==> flow/design.v <==
`timescale 1ns / 1ps
module debouncer(
    input clk,
    input n_rst,
    input btn_i,
    output reg btn_o
    );
    parameter N = 22;
    reg[N-1:0] count;
    reg[N-1:0] count_next;
    reg DFF1, DFF2;
    wire q_add;
    wire q_reset;
    assign q_reset = (DFF1 ^ DFF2);
    assign q_add = ~(count[N-1]);
    always @ (posedge clk)
    begin
        if (n_rst == 1'b0)
        begin
            DFF1 <= 1'b0;
            DFF2 <= 1'b0;
            count <= { N {1'b0} };
        end
        else
        begin
            DFF1 <= btn_i;
            DFF2 <= DFF1;
            count <= count_next;
        end
    end
    always @ (q_reset, q_add, count)
    begin
        case({q_reset, q_add})
            2'b00:
                count_next <= count;
            2'b01:
                count_next <= count + 1;
            default:
                count_next <= { N {1'b0} };
        endcase
    end
    always @ (posedge clk)
    begin
        if (count[N-1] == 1'b1)
            btn_o <= DFF2;
        else
            btn_o <= btn_o;
    end
endmodule
; Step by step through the tools: debouncer
; What the tools print for debouncer, step after step.
; Lines are those of the file above, counted from 1.
; Library cell names are shortened.
; The mark -- stands for no value.
[inputs]
design = debouncer
clock_port = clk
library = sky130hd
corner = tt_025C_1v80

; Word-level counts
; Source: Yosys, flattened and elaborated, memories not mapped. Widths are those after wreduce. Registers that Yosys merges into a memory's read port (data or address) are not register bits. Print and check cells do not count. Equal cells are merged and count once.
[word_totals]
reg_bits = 25
out_inout_bits = 1
elab_cells = 10
[classes]
add_sub_neg = 1
equal = 1
mux = 1
logic = 2
reduce_and_logical = 1
[ops]
columns = cell, count
row1 = parallel mux 22 bit (select 2 bit), 1
row2 = adder 22 x 1 -> 22 bit with constant B, 1
row3 = equality test 2 x 1 -> 1 bit with constant B, 1
row4 = logical NOT 2 bit, 1
row5 = XOR 1 bit, 1
row6 = NOT 1 bit, 1

; Logic depth
; Depth = most cells in a row (Yosys ltp): at word level without a register or memory, in the mapped netlist without a sequential cell, where the memories' decode and read muxes count.
[depth]
word_depth = 3
abc_area = 0
depth_mapped = 6

; After synthesis
; Yosys stat after the flow's synthesis: flattened, memories mapped to cells. It holds for the ABC_AREA given above (unset counts as 0); a run with the other value may have another netlist.
; Totals and module areas in this step are rounded.
[mapped]
mapped_cells = 116
yosys_area_mm2 = 0.0011
sequential_area_mm2 = 0.00051
flip_flops = 25
n_buf = 3
[by_type]
columns = cell_type, count, area_total_um2
row1 = dfxtp_1, 24, 480.461
row2 = xor2_1, 8, 70.067
row3 = nor2_1, 13, 48.797
row4 = or3_1, 7, 43.792
row5 = xnor2_1, 5, 43.792
row6 = a21oi_1, 8, 40.038
row7 = o21ai_0, 8, 40.038
row8 = nand4_1, 5, 31.28
row9 = edfxtp_1, 1, 30.029
row10 = nand4b_4, 1, 23.773
row11 = nand2_1, 6, 22.522
row12 = nand3_1, 4, 20.019
row13 = and4_1, 2, 17.517
row14 = nor3_1, 3, 15.014
row15 = or4b_4, 1, 13.763
row16 = and2_1, 2, 12.512
row17 = and3_1, 2, 12.512
row18 = ha_1, 1, 12.512
; Not listed: further types 11, cells in them 15.

; Worst setup path after synthesis
; OpenSTA on the mapped netlist: ideal clock, no wires. The path of least setup slack (recovery checks aside). Input and output delay are each 20% of the period. Register names are those of the netlist, which keeps one name where synthesis merged equal registers.
[synth_timing]
path_kind = register to register
startpoint = register count[21]
endpoint = register count[17]
period_ns = 2.22
setup_time_ns = 0.070
arrival_ns = 1.563
setup_slack_ns = 0.587
delay_ns = 1.633
driving_pins = 5
path_buffers = 0
period_less_setup_slack_ns = 1.633
; "delay_ns" is the arrival time less input delay plus setup time.
; "driving_pins": output pins that drive a net of the path, with the launching flip-flop's if there is one; two outputs of one cell count as two.
; "period_less_setup_slack_ns" = period - worst setup slack (recovery checks aside). The figure is calculated, with input and output delays left at 20% of the set period.
; Between the ends stands the longest chain of elaborated cells between them, by number of cells; it is not shown to be the way that was timed. Of several equally long chains one is given.
; A line is the first line of the expression or statement that the cell stems from. Yosys adds cells for indexed reads and writes and turns some case tables into memories.
[synth_via]
cell_sequence = dfxtp_1 > nand4b_4 > or4b_4 > or3_1 > a21oi_1
elab_chain_cells = 3
cone_cells = 4
lines_between = 2
cone_classes = eq/ne (1); mux (1); logic (1); reduce/logical (1)
[synth_rtl]
columns = element, line
row1 = start: declaration, 9  ; reg[N-1:0] count;
row2 = start: assignment, 22  ; count <= { N {1'b0} };
row3 = start: assignment, 28  ; count <= count_next;
row4 = NOT 1 bit, 15  ; assign q_add = ~(count[N-1]);
row5 = equality test 2 x 1 -> 1 bit, 33  ; case({q_reset, q_add})
row6 = parallel mux 22 bit (select 2 bit), 33
row7 = end: assignment, 22
row8 = end: assignment, 28
row9 = end: declaration, 9

; Path in the finished layout
; From the final timing report of run 1: the path of least setup slack in the routed layout; clock arrival at registers is part of the times.
[layout_timing]
path_kind = register to register
startpoint = register count[3]
endpoint = register count[15]
period_ns = 1.08
setup_time_ns = 0.06
arrival_ns = 1.80
setup_slack_ns = -0.50
driving_pins = 5
path_buffers = 0
; Between the ends stands the longest chain of elaborated cells between them, by number of cells; it is not shown to be the way that was timed. Of several equally long chains one is given.
[layout_via]
cell_sequence = dfxtp_4 > nand4_4 > or4b_4 > or3_1 > a21oi_1
elab_chain_cells = 2
cone_cells = 2
lines_between = 2
cone_classes = add/sub (1); mux (1)
[layout_rtl]
columns = element, line
row1 = start: declaration, 9  ; reg[N-1:0] count;
row2 = start: assignment, 22  ; count <= { N {1'b0} };
row3 = start: assignment, 28  ; count <= count_next;
row4 = adder 22 x 1 -> 22 bit, 37  ; count_next <= count + 1;
row5 = parallel mux 22 bit (select 2 bit), 33  ; case({q_reset, q_add})
row6 = end: assignment, 22
row7 = end: assignment, 28
row8 = end: declaration, 9

Top module debouncer; platform sky130hd; tools Yosys and OpenROAD; 2 stored runs in no particular order. Input and output delays are each 20% of the period that was set; the output load is 0.01 pF.
"achievedPeriod_ns": clock period set for the run, less the worst setup slack. It is reckoned from that one timing run; input and output delays stay at 20% of the period that was set.
"final_power_mw": no workload was simulated; the value follows from the tool's default switching activity.
The results are shown rounded.

# run 1
==> flow/run.sh <==
#!/bin/bash
# the make line also repeats the synthesis and layout settings of config.mk as NAME=value (left out here)
make -C /OpenROAD-flow-scripts/flow DESIGN_CONFIG=/design/flow/config.mk WORK_HOME=/design/flow/orfs CLKGATE_MAP_FILE= finish
==> flow/config.mk <==
export PLATFORM = sky130hd
export DESIGN_NAME = debouncer
export DESIGN_NICKNAME = debouncer
export VERILOG_FILES = /design/flow/design.v
export SDC_FILE = /design/flow/constraint.sdc
export NUM_CORES = 4
export LEC_CHECK = 0
export CAP_MARGIN = 20
export CELL_PAD_IN_SITES_DETAIL_PLACEMENT = 1
export CORE_MARGIN = 3
export CORE_UTILIZATION = 21
export MIN_ROUTING_LAYER = met2
export SLEW_MARGIN = 20
==> flow/constraint.sdc <==
create_clock -name core_clock -period 1.08 [get_ports {clk}]
set_input_delay 0.2160 -clock core_clock [delete_from_list [all_inputs] [get_ports {clk}]]
set_output_delay 0.2160 -clock core_clock [all_outputs]
set_load 0.01 [all_outputs]

==> run 1: results <==
synth_chip_area_mm2=0.0011
design.die.area_mm2=0.006
layout_utilization_pct=35
setup_ws_ns=-0.50
setupTns_ns=-5.5
final_power_mw=1.6
achievedPeriod_ns=1.584

# run 2
==> flow/run.sh <==
#!/bin/bash
# the make line also repeats the synthesis and layout settings of config.mk as NAME=value (left out here)
make -C /OpenROAD-flow-scripts/flow DESIGN_CONFIG=/design/flow/config.mk WORK_HOME=/design/flow/orfs CLKGATE_MAP_FILE= finish
==> flow/config.mk <==
export PLATFORM = sky130hd
export DESIGN_NAME = debouncer
export DESIGN_NICKNAME = debouncer
export VERILOG_FILES = /design/flow/design.v
export SDC_FILE = /design/flow/constraint.sdc
export NUM_CORES = 4
export LEC_CHECK = 0
export CAP_MARGIN = 0
export CELL_PAD_IN_SITES_GLOBAL_PLACEMENT = 2
export CORE_MARGIN = 2
export CORE_UTILIZATION = 40
export CTS_CLUSTER_DIAMETER = 198
export GPL_ROUTABILITY_DRIVEN = 0
export HOLD_SLACK_MARGIN = 0.13
export MAX_ROUTING_LAYER = met4
export PLACE_DENSITY = 0.92
export SLEW_MARGIN = 20
==> flow/constraint.sdc <==
create_clock -name core_clock -period 1.64 [get_ports {clk}]
set_input_delay 0.3280 -clock core_clock [delete_from_list [all_inputs] [get_ports {clk}]]
set_output_delay 0.3280 -clock core_clock [all_outputs]
set_load 0.01 [all_outputs]

==> run 2: results <==
synth_chip_area_mm2=0.0011
design.die.area_mm2=0.0031
layout_utilization_pct=54
setup_ws_ns=0.019
setupTns_ns=0.000
final_power_mw=0.95
achievedPeriod_ns=1.621
